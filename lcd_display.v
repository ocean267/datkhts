==> flow/design.v <==
module lcd_display(
    input           clk_1MHz,                
    input           rst_n,                   
    input           ena,                     
    input           done_write,              
    input  [127:0]  row1,                    
    input  [127:0]  row2,                    
    output reg [7:0] data,                   
    output          cmd_data,                
    output reg      ena_write                
);
    localparam DELAY = 50;     
    localparam  WaitEn    = 0,
                Write     = 1,
                WaitWrite = 3,
                WaitDelay = 4,
                Done      = 5;
    reg [2:0] state, next_state;
    reg [20:0] cnt;        
    reg        cnt_clr;    
    wire [7:0] cmd_data_array [0:39];
    assign cmd_data_array[0]  = 8'h02;     
    assign cmd_data_array[1]  = 8'h28;     
    assign cmd_data_array[2]  = 8'h0C;     
    assign cmd_data_array[3]  = 8'h06;     
    assign cmd_data_array[4]  = 8'h01;     
    assign cmd_data_array[5]  = 8'h80;     
    assign cmd_data_array[22] = 8'hC0;     
    generate
        genvar i;
        for (i = 1; i < 17; i = i + 1) begin: for_name
            assign cmd_data_array[22 - i] = row1[(i*8)-1 -: 8];  
            assign cmd_data_array[39 - i] = row2[(i*8)-1 -: 8];  
        end
    endgenerate
    reg [5:0] ptr;   
    assign cmd_data = (ptr <= 6'd6 || ptr == 6'd23) ? 1'b0 : 1'b1;
    always @(posedge clk_1MHz or negedge rst_n) begin
        if (!rst_n)
            cnt <= 21'd0;
        else if (cnt_clr)
            cnt <= 21'd0;
        else 
            cnt <= cnt + 1'b1;
    end
    always @(posedge clk_1MHz or negedge rst_n) begin
        if (!rst_n)
            state <= WaitEn;
        else
            state <= next_state;
    end
    always @(*) begin
        if (!rst_n)
            next_state = WaitEn;
        else begin
            case (state)
                WaitEn: begin
                    next_state = ena ? Write : WaitEn;
                end
                Write: begin
                    next_state = WaitWrite;
                end
                WaitWrite: begin
                    next_state = done_write ? WaitDelay : WaitWrite;
                end
                WaitDelay: begin
                    next_state = (cnt == DELAY) ? ((ptr == 6'd39) ? Done : Write) : WaitDelay;
                end
                Done: begin
                    next_state = (cnt == DELAY) ? WaitEn : Done;
                end
                default: next_state = WaitEn;
            endcase
        end
    end
    always @(posedge clk_1MHz or negedge rst_n) begin
        if (!rst_n) begin
            cnt_clr   <= 1'b1;
            ena_write <= 1'b0;
            data      <= 8'd0;
        end else begin
            case (state)
                WaitEn: begin
                    cnt_clr   <= 1'b1;  
                    ena_write <= 1'b0;  
                end
                Write: begin
                    cnt_clr   <= 1'b1;  
                    data      <= cmd_data_array[ptr];  
                    ena_write <= 1'b1;  
                end
                WaitWrite: begin
                    ena_write <= 1'b0;  
                end
                WaitDelay: begin
                    cnt_clr   <= 1'b0;  
                    ena_write <= 1'b0;
                end
                Done: begin
                    cnt_clr   <= 1'b1;  
                    ena_write <= 1'b0;
                end
                default: begin
                    cnt_clr   <= 1'b0;
                    ena_write <= 1'b0;
                end
            endcase
        end
    end
    always @(posedge clk_1MHz or negedge rst_n) begin
        if (!rst_n)
            ptr <= 6'd0;
        else if (state == Write)
            ptr <= ptr + 1'b1;
        else if (state == Done)
            ptr <= 6'd0;
    end
endmodule
# ---- Reports on lcd_display
# The steps from the RTL of lcd_display to its reports follow in flow order.
# Line numbers count from 1 in the design file above.
# Operators: Yosys type, input widths -> output width; for muxes data width and select width s.
# Library cell names are shortened.
# Not given: n/a
dict set report setup {
  top_module {lcd_display}
  clock_port {clk_1MHz}
  lib {sky130hd}
  pvt_corner {tt_025C_1v80}
}

# ---- Word-level counts
# Yosys after proc, flatten, opt, wreduce and memory -nomap, before mapping. Memory bits, and registers merged into a memory's read port (data or address), are not among the register bits. Print and check cells are not counted. Equal cells are merged and count once.
dict set report op_classes {
  addsub 2
  cmp 1
  n_eq 44
  mux 14
  reduce_logical 5
}
# cell n
set ops {}
lappend ops {{$pmux 8 s40} 1}
lappend ops {{$eq 6x5->1 const B} 16}
lappend ops {{$eq 6x4->1 const B} 8}
lappend ops {{$eq 6x6->1 const B} 8}
lappend ops {{$eq 6x3->1 const B} 4}
lappend ops {{$add 21x1->21 const B} 1}
lappend ops {{$eq 21x6->1 const B} 1}
lappend ops {{$mux 21} 1}
lappend ops {{$pmux 3 s5} 1}
lappend ops {{$mux 3} 5}
lappend ops {{$eq 6x2->1 const B} 2}
lappend ops {{$mux 6} 2}
lappend ops {{$eq 3x3->1 const B} 2}
lappend ops {{$add 6x1->6 const B} 1}
lappend ops {{$eq 6x1->1 const B} 1}
lappend ops {{$le 6x3->1 const B} 1}
lappend ops {{$logic_not 6->1} 1}
lappend ops {{$eq 3x1->1 const B} 1}
lappend ops {{$eq 3x2->1 const B} 1}
lappend ops {{$logic_not 3->1} 1}
lappend ops {{$reduce_or 3->1} 1}
lappend ops {{$mux 1} 3}
lappend ops {{$reduce_bool 2->1} 1}
lappend ops {{$pmux 1 s2} 1}
lappend ops {{$logic_or 1x1->1} 1}
dict set report bits {
  ff_bits 40
  inputBits 260
}

# ---- Longest topological paths
# Depth = most cells in a row (Yosys ltp): at word level without a register or memory, in the mapped netlist without a sequential cell, where the memories' decode and read muxes count.
dict set report logic_depth {
  word_depth 5
  abc_area 0
  depth_mapped 11
}

# ---- Mapped cells and area
# The flow's flattened synthesis, as Yosys stat reports it; memories are mapped. The netlist is that of the ABC_AREA named above (0 if unset); the other value can give another one.
# Totals and module areas in this step are rounded.
# cell n type_area_um2
set by_type {}
lappend by_type {dfrtp_1 40 1000.96}
lappend by_type {a22oi_1 91 683.155}
lappend by_type {nor2_1 45 168.912}
lappend by_type {nand2_1 41 153.898}
lappend by_type {and3_1 20 125.12}
lappend by_type {nand4_1 19 118.864}
lappend by_type {nand3_1 23 115.11}
lappend by_type {xor2_1 11 96.342}
lappend by_type {o21ai_0 18 90.086}
lappend by_type {nand2b_1 13 81.328}
lappend by_type {ha_1 6 75.072}
lappend by_type {a2111oi_0 8 70.067}
lappend by_type {a21oi_1 13 65.062}
lappend by_type {nor3_1 13 65.062}
lappend by_type {clkbuf_1 14 52.55}
lappend by_type {dfstp_2 2 52.55}
lappend by_type {buf_2 10 50.048}
lappend by_type {nor2b_1 8 50.048}
# Not listed: further types 51, cells in them 137.
dict set report mapped {
  cell_count 532
  yosys_area_um2 4230
  seq_area_um2 1050
  flip_flops 42
}

# ---- Timing after synthesis
# OpenSTA on the mapped netlist: ideal clock, no wires. The path of least setup slack (recovery checks aside). Input and output delay are each 20% of the period. Register names are those of the netlist, which keeps one name where synthesis merged equal registers.
dict set report synth_timing {
  path_kind {register to register}
  start {register ptr[1]}
  end {register data[1]}
  period_ns 4.4
  setup_time_ns 0.121
  launch_ns 0.000
  t_arrival_ns 2.238
  required_ns 4.279
  setup_slack_ns 2.040
  delay_ns 2.359
  driving_pins 11
  n_path_buf 2
  synth_period_reached_ns 2.36
}
# "delay_ns" is the arrival time less input delay plus setup time.
# "driving_pins": output pins that drive a net of the path, with the launching flip-flop's if there is one; two outputs of one cell count as two.
# "synth_period_reached_ns" = period - worst setup slack (recovery checks aside). The figure is calculated, with input and output delays left at 20% of the set period.
# The rows between start and end are the longest chain of elaborated cells between them; the timing report does not say that the signal goes this way. Where chains are equally long, one stands for them.
# Each line given opens the expression or statement behind the cell; cells for indexed reads and writes are added by Yosys, which also makes memories of some case tables.
# A register here has more assigning lines than the two given.
dict set report synth_between {
  path_cell_list {dfrtp_1 -> inv_1 -> ha_1 -> buf_2 -> and3b_4 -> and3_1 -> buf_6 -> a221oi_1 -> nand4_1 -> or4_1 -> o22a_1}
  elab_chain_len 2
  cone_cells 41
  cone_classes {eq/ne: 39; mux: 1; reduce/logical: 1}
}
# item line
set synth_rtl {}
lappend synth_rtl {{start: declaration} 36} ;# reg [5:0] ptr;
lappend synth_rtl {{start: assignment} 112} ;# ptr <= 6'd0;
lappend synth_rtl {{start: assignment} 114} ;# ptr <= ptr + 1'b1;
lappend synth_rtl {{$eq 6x6->1} 89} ;# data      <= cmd_data_array[ptr];
lappend synth_rtl {{$pmux 8 s40} 89}
lappend synth_rtl {{end: assignment} 80} ;# data      <= 8'd0;
lappend synth_rtl {{end: assignment} 89}
lappend synth_rtl {{end: declaration} 8} ;# output reg [7:0] data,

# Record of 2 stored runs of the RTL-to-layout flow on lcd_display, platform sky130hd. The runs are unordered. Constraints: input delay and output delay 20% of the set period each, output load 0.01 pF.
run="job 1" settings period_ns=1.69 CORE_UTILIZATION=50 SETUP_SLACK_MARGIN=0.21 PLACE_DENSITY=0.54 CORE_MARGIN=8 GPL_TIMING_DRIVEN=0 CTS_CLUSTER_SIZE=34 CAP_MARGIN=20 SLEW_MARGIN=20
run="job 1" outcome="no results, clock tree synthesis failed with DPL-0038"
run="job 2" settings period_ns=3.54 CORE_UTILIZATION=55 PLACE_DENSITY=0.36 ABC_AREA=1 GPL_TIMING_DRIVEN=1 MIN_ROUTING_LAYER="met1" CAP_MARGIN=20 CORE_MARGIN=2 SLEW_MARGIN=20
run="job 2" outcome="no results, placement failed with GPL-0301"
